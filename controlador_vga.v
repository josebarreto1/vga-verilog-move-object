==> flow/design.v <==
module controlador_vga #(
   parameter h_pixels   = 640,    
   parameter h_fp       = 16,     
   parameter h_pulse    = 96,     
   parameter h_bp       = 48,     
   parameter h_pol      = 1'b0,   
   parameter v_pixels   = 480,    
   parameter v_fp       = 10,     
   parameter v_pulse    = 2,      
   parameter v_bp       = 33,     
   parameter v_pol      = 1'b0    
)( input pixel_clk,            
   input reset_n,              
   output reg h_sync,          
   output reg v_sync,          
   output reg disp_ena,        
   output reg [31:0] column,   
   output reg [31:0] row,       
	output wire n_blank,
	output wire n_sync
   );
   localparam h_period = h_pulse + h_bp + h_pixels + h_fp;
   localparam v_period = v_pulse + v_bp + v_pixels + v_fp;
   reg [$clog2(h_period)-1:0] h_count;
   reg [$clog2(v_period)-1:0] v_count;
	assign n_blank = 1'b1;
	assign n_sync = 1'b0;
   always @(posedge pixel_clk) begin
      if (reset_n == 1'b0) begin
         h_count  <= 0;
         v_count  <= 0;
         h_sync   <= ~ h_pol;
         v_sync   <= ~ v_pol;
         disp_ena <= 1'b0;
         column   <= 0;
         row      <= 0;
      end else begin
         if (h_count < h_period - 1) begin
            h_count <= h_count + 1;
         end else begin
            h_count <= 0;
            if (v_count < v_period - 1) begin
               v_count <= v_count + 1;
            end else begin
               v_count <= 0;
            end
         end
         if ( (h_count < h_pixels + h_fp) || (h_count > h_pixels + h_fp + h_pulse) ) begin
            h_sync <= ~ h_pol;
         end else begin
            h_sync <= h_pol;
         end
         if ( (v_count < v_pixels + v_fp) || (v_count > v_pixels + v_fp + v_pulse) ) begin
            v_sync <= ~ v_pol;
         end else begin
            v_sync <= v_pol;
         end
         if (h_count < h_pixels) begin
            column <= h_count;
         end
         if (v_count < v_pixels) begin
            row <= v_count;
         end
         if (h_count < h_pixels && v_count < v_pixels) begin
            disp_ena <= 1'b1;
         end else begin
            disp_ena <= 1'b0;
         end
      end
   end
endmodule
==> Step by step through the tools: controlador_vga <==
The steps from the RTL of controlador_vga to its reports follow in flow order.
Lines are those of the file above, counted from 1.
Operators: Yosys type, input widths -> output width; for muxes data width and select width s.
Library cell names are shortened.
{ "setup": {"design": "controlador_vga", "clock": "pixel_clk", "lib": "sky130hd", "corner": "tt_025C_1v80"} }

==> After elaboration <==
Yosys after proc, flatten, opt, wreduce and memory -nomap, before mapping. Enables and synchronous resets that opt folds into registers are not counted as muxes. Memory bits, and registers merged into a memory's read port (data or address), are not among the register bits. Print and check cells are not counted. Equal cells are merged and count once.
{ "bits": {"reg_bits": 43, "word_cells": 25, "in_bits": 2, "out_inout_bits": 69} }
{ "op_classes": {"reduce_logical": 4, "n_addsub": 2, "n_mux": 4, "compare": 8} }
{ "op_table": {"columns": ["op", "n"], "rows": [
  ["$lt 10x10->1 const B", 4],
  ["$add 10x1->10 const B", 2],
  ["$lt 10x9->1 const B", 2],
  ["$gt 10x10->1 const B", 1],
  ["$gt 10x9->1 const B", 1],
  ["$mux 10", 1],
  ["$mux 1", 3],
  ["$logic_or 1x1->1", 2],
  ["$reduce_and 2->1", 1],
  ["$logic_and 1x1->1", 1]
]} }

==> Logic depth <==
Depth = most cells in a row (Yosys ltp): at word level without a register or memory, in the mapped netlist without a sequential cell, where the memories' decode and read muxes count.
{ "logic_depth": {"depth_word": 3, "abc_area": 1, "depth_mapped": 10, "ltp_nobuf": 10} }

==> Synthesis result <==
Source: synth_stat.txt of the flow (Yosys; design flattened, memories mapped). It holds for the ABC_AREA given above (unset counts as 0); a run with the other value may have another netlist.
{ "types": {"columns": ["type", "n", "area_total_um2"], "rows": [
  ["dfxtp_1", 43, 860.826],
  ["buf_4", 46, 345.331],
  ["nand2_1", 46, 172.666],
  ["nor2_1", 33, 123.869],
  ["inv_1", 30, 112.608],
  ["a21oi_1", 18, 90.086],
  ["o21ai_0", 16, 80.077],
  ["nand3_1", 14, 70.067],
  ["ha_1", 4, 50.048],
  ["nor3_2", 4, 40.038],
  ["nand2_4", 3, 33.782],
  ["a211oi_1", 4, 30.029],
  ["nor2_2", 4, 25.024],
  ["a21oi_4", 1, 16.266],
  ["nor3_4", 1, 16.266],
  ["buf_2", 3, 15.014],
  ["nor3_1", 3, 15.014],
  ["nor3b_1", 2, 15.014]
]} }
Not listed: further types 17, cells in them 19.
{ "mapped": {"mapped_cells": 294, "n_buf": 52, "area_um2": 2233.4, "ff_cells": 43, "seqArea_um2": 860.8} }

==> Timing after synthesis <==
OpenSTA on the mapped netlist: ideal clock, no wires. The path of least setup slack (recovery checks aside). Input and output delay are each 20% of the period. Register names are those of the netlist, which keeps one name where synthesis merged equal registers.
{ "synth_path": {"path_kind": "flip-flop to flip-flop", "startpoint": "reg h_count[0]", "endpoint": "reg v_count[6]", "tclk_ps": 1590, "t_first_pin_ps": 0, "delay_ps": 1314, "path_slack_ps": 276, "stages": 9, "arrival_time_ps": 1201, "required_time_ps": 1477, "setup_time_ps": 113, "path_buffers": 0, "period_less_setup_slack_ps": 1314} }
"delay_ps" = arrival - input delay + setup time.
"stages": output pins that drive a net of the path, with the launching flip-flop's if there is one; two outputs of one cell count as two.
"period_less_setup_slack_ps" = period - worst setup slack (recovery checks aside). The figure is calculated, with input and output delays left at 20% of the set period.
The rows between start and end are the longest chain of elaborated cells between them; the timing report does not say that the signal goes this way. Where chains are equally long, one stands for them.
A line is the first line of the expression or statement that the cell stems from. Yosys adds cells for indexed reads and writes and turns some case tables into memories.
At most two assigning lines are given for a register; there are more.
{ "synth_via": {"cell_sequence": "dfxtp_1 -> ha_1 -> nand2_1 -> inv_2 -> nand2_4 -> a21oi_4 -> nand3_1 -> nor2_1 -> nor2_1", "elab_chain_cells": 1, "cone_cells": 1, "lines_between": 1, "cone_classes": "compare (1)"} }
{ "synth_lines": {"columns": ["element", "line", "rtl"], "rows": [
  ["start, declared", 24, "reg [$clog2(h_period)-1:0] h_count;"],
  ["start, assigned", 30, "h_count  <= 0;"],
  ["start, assigned", 39, "h_count <= h_count + 1;"],
  ["$lt 10x10->1", 38, "if (h_count < h_period - 1) begin"],
  ["end, assigned", 31, "v_count  <= 0;"],
  ["end, assigned", 43, "v_count <= v_count + 1;"],
  ["end, declared", 25, "reg [$clog2(v_period)-1:0] v_count;"]
]} }

==> Path in the finished layout <==
From the final timing report of entry B: the path of least setup slack in the routed layout; clock arrival at registers is part of the times.
The path's times are printed in steps of 10 ps; the period is the one set.
{ "layout_path": {"path_kind": "flip-flop to flip-flop", "startpoint": "reg h_count[1]", "endpoint": "reg v_count[5]", "t_first_pin_ps": 290, "path_buffers": 1, "required_time_ps": 1430, "path_slack_ps": -180, "setup_time_ps": 50, "stages": 11, "arrival_time_ps": 1610, "tclk_ps": 1190} }
The rows between start and end are the longest chain of elaborated cells between them; the timing report does not say that the signal goes this way. Where chains are equally long, one stands for them.
At most two assigning lines are given for a register; there are more.
{ "layout_via": {"cell_sequence": "dfxtp_2 -> ha_4 -> nand2_2 -> inv_2 -> nand2_4 -> a21oi_4 -> buf_4 -> nand2_2 -> nand2_1 -> nand2_1 -> nor2_1", "elab_chain_cells": 1, "cone_cells": 1, "lines_between": 1, "cone_classes": "compare (1)"} }
{ "layout_lines": {"columns": ["element", "line", "rtl"], "rows": [
  ["start, declared", 24, "reg [$clog2(h_period)-1:0] h_count;"],
  ["start, assigned", 30, "h_count  <= 0;"],
  ["start, assigned", 39, "h_count <= h_count + 1;"],
  ["$lt 10x10->1", 38, "if (h_count < h_period - 1) begin"],
  ["end, assigned", 31, "v_count  <= 0;"],
  ["end, assigned", 43, "v_count <= v_count + 1;"],
  ["end, declared", 25, "reg [$clog2(v_period)-1:0] v_count;"]
]} }

==> runs of controlador_vga <==
Measured results for controlador_vga: 2 stored runs of the Yosys and OpenROAD flow on sky130hd. The settings differ; the order carries no meaning. The constraints put input and output delay at 20% of the set period each and load the outputs with 0.01 pF.
"timing.achieved_period_ps" = clock period - worst setup slack. The figure is calculated, with input and output delays left at 20% of the set period.
"worst_path_ps": the worst setup path's part of the clock period (all of it between registers, 20% less for each end at a port) less its slack. A launch clock that arrives late makes it longer, a capture clock that arrives late makes it shorter.
"final_power_mw" is the tool's figure for a default switching activity; nothing was simulated.
"worst_path_ps" is given in steps of 10 ps.
[
  {
    "run": "entry A",
    "settings": { "period_ns": 1.01, "CORE_UTILIZATION": 56, "PLACE_DENSITY": 0.9, "CELL_PAD_IN_SITES_GLOBAL_PLACEMENT": 2, "CELL_PAD_IN_SITES_DETAIL_PLACEMENT": 0, "ABC_AREA": 1, "CTS_CLUSTER_SIZE": 99, "CAP_MARGIN": 25, "MIN_ROUTING_LAYER": "met1", "MAX_ROUTING_LAYER": "met4", "CORE_MARGIN": 2, "SLEW_MARGIN": 20 },
    "outcome": "did not finish, placement stopped with GPL-0301"
  },
  {
    "run": "entry B",
    "settings": { "period_ns": 1.19, "CORE_UTILIZATION": 45, "PLACE_DENSITY_LB_ADDON": 0.04, "HOLD_SLACK_MARGIN": 0.18, "ABC_AREA": 1, "GPL_ROUTABILITY_DRIVEN": 1, "CTS_CLUSTER_SIZE": 71, "CAP_MARGIN": 20, "CORE_MARGIN": 2, "SLEW_MARGIN": 20 },
    "results": { "synthArea_um2": 2233.4, "die_um2": 5542.8, "finish.stdcell_area_um2": 3090.5, "final_util_pct": 65.0, "setup_worst_slack_ps": -183, "setupTns_ps": -2091, "holdWs_ps": 431, "final_power_mw": 2.876, "timing.achieved_period_ps": 1373, "worst_path_ps": 1370, "critical_path_type": "flip-flop to flip-flop" }
  }
]
